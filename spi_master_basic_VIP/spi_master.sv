==> flow/design.v <==
interface add_if(input logic clk, reset);
  logic [7:0] ip1, ip2;
  logic [8:0] out;
endinterface
  module spi_master(mclk,reset,load, read,miso,start,data_in,data_out,mosi,sclk,cs);
  input mclk,reset,load,miso,start,read;
  input [7:0]data_in;
  output [7:0]data_out;
  output reg mosi,cs;
  output sclk;
  int count; 
  reg [7:0]shift_reg;
  reg [7:0]data_out_reg;
  assign data_out=read?data_out_reg:8'h00;
  assign sclk=mclk;
  always @(posedge sclk,negedge reset)
    if(!reset)
      begin
        shift_reg<=0;
        cs<=1;
        mosi<=0;
        data_out_reg<=0;
      end
    else 
      if(start) begin 
        cs <= 0;
        if(load) begin
          shift_reg<=data_in;
          count<=0;
        end
        else if(read)
          data_out_reg<=shift_reg;
        else if(count<8)begin
          shift_reg<={miso,shift_reg[7:1]};
          mosi<=shift_reg[0];
          count<=count+1;
        end
      end
endmodule
Reports on spi_master

What the tools print for spi_master, step after step.
Line numbers count from 1 in the design file above.
Library cell names are shortened.
A cell with -- has no value.

Top module: spi_master
Clock port: mclk
Cell library: sky130hd
Corner: tt_025C_1v80

Word-level counts

Counts by Yosys on the flattened word-level netlist (proc, flatten, opt, wreduce; memories kept). Register bits leave out memories and registers merged into their read ports (data or address). Print and check cells are left out. Cells with the same type and inputs are merged into one.

$add $sub $neg: 1
$lt $le $gt $ge: 1
Equality and inequality tests: 1
Multiplexer cells: 6
Bitwise operators: 2
Reduce/logical cells: 5

Operator list:

| cell                                                 | count |
| two-way mux 32 bit                                   | 2 |
| adder 32 x 2 -> 32 bit with constant B               | 1 |
| less-than comparator 32 x 5 -> 1 bit with constant B | 1 |
| two-way mux 8 bit                                    | 4 |
| AND reduction 4 bit                                  | 2 |
| AND reduction 3 bit                                  | 2 |
| inverter 1 bit                                       | 2 |
| != test 2 bit with constant B                        | 1 |
| nonzero test 2 bit                                   | 1 |

Register bits: 50
Bits of input ports: 14
Output and inout port bits: 11
Word-level cells: 21

Logic depth

Depth = most cells in a row (Yosys ltp): at word level without a register or memory, in the mapped netlist without a sequential cell, where the memories' decode and read muxes count.

Word-level depth: 4
ABC_AREA: 1
Depth in mapped cells: 10
Depth with buffers taken out: 10

Mapped cells and area

Source: synth_stat.txt of the flow (Yosys; design flattened, memories mapped). It holds for the ABC_AREA given above (unset counts as 0); a run with the other value may have another netlist.
The area totals of this step are shown rounded.

Cells in the netlist: 407
Cell area after synthesis: 3100 um^2
Area of sequential cells: 1400 um^2
Flip-flops: 50
Buffers: 9

Cells by type:

| cell type | count | total area (um^2) |
| edfxtp_1  | 32    | 960.922 |
| nand2_1   | 120   | 450.432 |
| dfrtp_1   | 17    | 425.408 |
| inv_1     | 57    | 213.955 |
| nor2_1    | 44    | 165.158 |
| a21oi_1   | 23    | 115.11 |
| o21ai_0   | 22    | 110.106 |
| nand4_1   | 17    | 106.352 |
| nand3_1   | 16    | 80.077 |
| nor3_1    | 10    | 50.048 |
| nand3_2   | 4     | 40.038 |
| nor3_2    | 4     | 40.038 |
| dfstp_2   | 1     | 26.275 |
| nor2_2    | 4     | 25.024 |
| clkbuf_1  | 6     | 22.522 |
| nor2_4    | 2     | 22.522 |
| o21a_1    | 3     | 22.522 |
| nor2_8    | 1     | 20.019 |

Other cell types: 16; their cells: 24.

Appendix: measured runs

Flow measurements of spi_master on sky130hd: 2 stored runs with different settings, listed in no order. Input and output delays are each 20% of the period that was set; the output load is 0.01 pF.
"clock period reached" is the run's clock period less its worst setup slack. It is reckoned from that one timing run; input and output delays stay at 20% of the period that was set.
"overall power" rests on the timing tool's default activity at the inputs, not on a simulated workload.
Results are given in rounded form.

## Flow run 1

==> flow/run.sh <==
#!/bin/bash
# the make line also repeats the synthesis and layout settings of config.mk as NAME=value (left out here)
make -C /OpenROAD-flow-scripts/flow DESIGN_CONFIG=/design/flow/config.mk WORK_HOME=/design/flow/orfs CLKGATE_MAP_FILE= finish
==> flow/config.mk <==
export PLATFORM = sky130hd
export DESIGN_NAME = spi_master
export DESIGN_NICKNAME = spi_master
export VERILOG_FILES = /design/flow/design.v
export SDC_FILE = /design/flow/constraint.sdc
export NUM_CORES = 4
export LEC_CHECK = 0
export ABC_AREA = 1
export CAP_MARGIN = 30
export CELL_PAD_IN_SITES_GLOBAL_PLACEMENT = 3
export CORE_MARGIN = 2
export CORE_UTILIZATION = 64
export GPL_ROUTABILITY_DRIVEN = 0
export GPL_TIMING_DRIVEN = 0
export PLACE_DENSITY_LB_ADDON = 0.26
export SETUP_SLACK_MARGIN = 0.24
export SLEW_MARGIN = 20
==> flow/constraint.sdc <==
create_clock -name core_clock -period 1.71 [get_ports {mclk}]
set_input_delay 0.3420 -clock core_clock [delete_from_list [all_inputs] [get_ports {mclk}]]
set_output_delay 0.3420 -clock core_clock [all_outputs]
set_load 0.01 [all_outputs]

Flow run 1: did not finish, placement stopped with FLW-0024

## Flow run 2

==> flow/run.sh <==
#!/bin/bash
# the make line also repeats the synthesis and layout settings of config.mk as NAME=value (left out here)
make -C /OpenROAD-flow-scripts/flow DESIGN_CONFIG=/design/flow/config.mk WORK_HOME=/design/flow/orfs CLKGATE_MAP_FILE= finish
==> flow/config.mk <==
export PLATFORM = sky130hd
export DESIGN_NAME = spi_master
export DESIGN_NICKNAME = spi_master
export VERILOG_FILES = /design/flow/design.v
export SDC_FILE = /design/flow/constraint.sdc
export NUM_CORES = 4
export LEC_CHECK = 0
export CAP_MARGIN = 20
export CELL_PAD_IN_SITES_DETAIL_PLACEMENT = 1
export CORE_MARGIN = 8
export CORE_UTILIZATION = 24
export CTS_CLUSTER_SIZE = 83
export GPL_ROUTABILITY_DRIVEN = 0
export PLACE_DENSITY = 0.5
export SETUP_SLACK_MARGIN = 0.49
export SLEW_MARGIN = 20
export TNS_END_PERCENT = 10
==> flow/constraint.sdc <==
create_clock -name core_clock -period 1.64 [get_ports {mclk}]
set_input_delay 0.3280 -clock core_clock [delete_from_list [all_inputs] [get_ports {mclk}]]
set_output_delay 0.3280 -clock core_clock [all_outputs]
set_load 0.01 [all_outputs]

| result of flow run 2 | value |
|---|---|
| Yosys chip area after synthesis | 2700 um^2 |
| full die area | 15000 um^2 |
| std-cell area (final layout) | 3700 um^2 |
| post-layout utilization | 0.35 |
| lowest setup slack | -0.33 ns |
| total negative slack | -12 ns |
| overall power | 0.0031 W |
| clock period reached | 1.970 ns |
