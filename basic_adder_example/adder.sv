==> flow/design.v <==
interface add_if(input logic clk, reset);
  logic [7:0] ip1, ip2;
  logic [8:0] out;
endinterface
module adder(
    input  logic          clk, reset,     
    input  logic [7:0]    in1, in2,       
    output logic [8:0]    out             
    );
    always_ff @(posedge clk or posedge reset) begin 
        if(reset) 
            out <= 0;                    
        else 
            out <= in1 + in2;            
    end
endmodule
Step by step through the tools: adder. Tool output for the design above, in the order of the flow. Lines are those of the file above, counted from 1. Operators carry their Yosys type and port widths (W data, S select, Z words). Library cell names are shortened. A cell with n/a has no value.

Top: adder. Clock input: clk. Library: sky130hd. Library corner: tt_025C_1v80.

Word-level counts. Yosys after proc, flatten, opt, wreduce and memory -nomap, before mapping. Enables and synchronous resets that opt folds into registers are not counted as muxes. Memory bits, and registers merged into a memory's read port (data or address), are not among the register bits. Print and check cells are not counted. Equal cells are merged and count once.

Under output and inout bits stands 9. The entry for elaborated cells reads 2. Flip-flop bits (word level): 9. Bits of input ports: 18.

For add/subtract/negate cells the number is 1.

Operators with widths (number): $add A8 B8 Y9 (1).

Longest topological paths. Depth = most cells in a row (Yosys ltp): at word level without a register or memory, in the mapped netlist without a sequential cell, where the memories' decode and read muxes count.

The entry for depth in word-level cells reads 1. For ABC_AREA the number is 0. The entry for mapped depth reads 6.

Netlist. The flow's flattened synthesis, as Yosys stat reports it; memories are mapped. The netlist is that of the ABC_AREA named above (0 if unset); the other value can give another one.

Cells by type: dfrtp_1 (number 9, total area 225.216 um2); ha_1 (number 8, total area 100.096 um2); a21oi_1 (number 5, total area 25.024 um2); a311o_1 (number 2, total area 20.019 um2); fa_1 (number 1, total area 20.019 um2); xnor2_1 (number 2, total area 17.517 um2); xor2_1 (number 2, total area 17.517 um2); a21o_1 (number 2, total area 15.014 um2); nor2b_1 (number 2, total area 12.512 um2); inv_1 (number 3, total area 11.261 um2); nand2_1 (number 3, total area 11.261 um2); mux2i_1 (number 1, total area 10.01 um2); nand3_1 (number 2, total area 10.01 um2); nor3_1 (number 2, total area 10.01 um2); a2111oi_0 (number 1, total area 8.758 um2); a221oi_1 (number 1, total area 8.758 um2); nor2_1 (number 2, total area 7.507 um2); o21bai_1 (number 1, total area 7.507 um2).

Other cell types: 3; their cells: 3.

For mapped flip-flops the number is 9. Mapped cells: 52. Under synthesis area stands 553.0 um2. Buffers: 0. The figure for sequential area is 225.2 um2.

Timing after synthesis. Source: OpenSTA report_checks on the synthesized netlist (no wires, ideal clock, input and output delay 20% of the period each), path of least setup slack; recovery checks are left aside. Register names are those of the netlist, which keeps one name where synthesis merged equal registers.

Path type: input to register. Start point: in in1[0]. End point: reg out[8]. For data arrival time the number is 1.330 ns. Under setup time stands 0.129 ns. Path delay: 1.169 ns. For buffers on the path the number is 0. Under driving pins on the path stands 6. The figure for external input delay is 0.290 ns. Under clock period stands 1.45 ns. The figure for launch time at the first pin is 0.290 ns. Path slack: -0.009 ns. For period reached after synthesis the number is 1.459 ns.

"path delay" = arrival - input delay + setup time. "driving pins on the path" counts driving pins, that of a launching flip-flop among them; a cell with two outputs on the path counts twice. "period reached after synthesis" = period - worst setup slack (recovery checks aside). The figure is calculated, with input and output delays left at 20% of the set period. Between the ends stands the longest chain of elaborated cells between them, by number of cells; it is not shown to be the way that was timed. Of several equally long chains one is given. A line is the first line of the expression or statement that the cell stems from. Yosys adds cells for indexed reads and writes and turns some case tables into memories.

Cells stage by stage: ha_1 > fa_1 > a21oi_1 > nor2_1 > nor2_1 > o21ai_0. For length of the longest elaborated chain the number is 1. Under elaborated cells on any way between the ends stands 1. The figure for RTL lines with such cells is 1. Those cells by class: add/sub: 1.

RTL lines, path post-synthesis: start, declared (RTL line 7) `input  logic [7:0]    in1, in2,`; $add A8 B8 Y9 (RTL line 14) `out <= in1 + in2;`; end, assigned (RTL line 12) `out <= 0;`; end, assigned (RTL line 14); end, declared (RTL line 8) `output logic [8:0]    out`.

Path in the finished layout. From the final timing report of stored run 1: the path of least setup slack in the routed layout; clock arrival at registers is part of the times.

Path type: input to register. Start point: in in1[4]. End point: reg out[7]. For buffers on the path the number is 1. Under clock period stands 1.22 ns. Under driving pins on the path stands 6. Path slack: -0.01 ns. For data arrival time the number is 1.37 ns. The figure for external input delay is 0.24 ns. Under setup time stands 0.12 ns. The figure for launch time at the first pin is 0.24 ns.

Between the ends stands the longest chain of elaborated cells between them, by number of cells; it is not shown to be the way that was timed. Of several equally long chains one is given.

Cells stage by stage: buf_6 > ha_4 > a21o_1 > a21o_1 > a221oi_2 > nand2_1. For length of the longest elaborated chain the number is 1. Under elaborated cells on any way between the ends stands 1. The figure for RTL lines with such cells is 1. Those cells by class: add/sub: 1.

RTL lines, path after layout: start, declared (RTL line 7) `input  logic [7:0]    in1, in2,`; $add A8 B8 Y9 (RTL line 14) `out <= in1 + in2;`; end, assigned (RTL line 12) `out <= 0;`; end, assigned (RTL line 14); end, declared (RTL line 8) `output logic [8:0]    out`.

--- measured runs ---
Design adder on sky130hd. What follows are 2 stored runs of the flow, each under its own settings; their order means nothing. The constraints put input and output delay at 20% of the set period each and load the outputs with 0.01 pF. "reached clock period": clock period set for the run, less the worst setup slack. It is reckoned from that one timing run; input and output delays stay at 20% of the period that was set. "time used up by the worst setup path": the worst setup path's part of the clock period (all of it between registers, 20% less for each end at a port) less its slack. A launch clock that arrives late makes it longer, a capture clock that arrives late makes it shorter. "total power of the final layout" is the tool's figure for a default switching activity; nothing was simulated.

Stored run 1 has these settings: period_ns 1.22; CORE_UTILIZATION 20; PLACE_DENSITY 0.95; CORE_ASPECT_RATIO 0.94; CELL_PAD_IN_SITES_DETAIL_PLACEMENT 2; TNS_END_PERCENT 15; GPL_ROUTABILITY_DRIVEN 0; CAP_MARGIN 40; MAX_ROUTING_LAYER met4; CORE_MARGIN 2; SLEW_MARGIN 20. The reached clock period comes to 1.233 ns. The time used up by the worst setup path is 0.99 ns. Critical path kind: input to register. The die footprint is 3201.8 um2. For the standard-cell area after routing the run shows 1149.8 um2. The chip area in the Yosys report is 553.0 um2. The measured lowest setup slack is -0.013 ns. The total power of the final layout is 1.106 mW. The setup total negative slack stands at -0.018 ns. The post-layout utilization stands at 0.436.

Stored run 2 has these settings: period_ns 2.38; CORE_UTILIZATION 64; SETUP_SLACK_MARGIN 0.25; CORE_ASPECT_RATIO 0.71; CORE_MARGIN 5; CELL_PAD_IN_SITES_DETAIL_PLACEMENT 1; ABC_AREA 0; GPL_TIMING_DRIVEN 0; GPL_ROUTABILITY_DRIVEN 0; CTS_CLUSTER_SIZE 67; CTS_CLUSTER_DIAMETER 184; MIN_ROUTING_LAYER met2; CAP_MARGIN 20; SLEW_MARGIN 20. Outcome: did not finish, floorplanning stopped with PDN-0185.
--- end ---
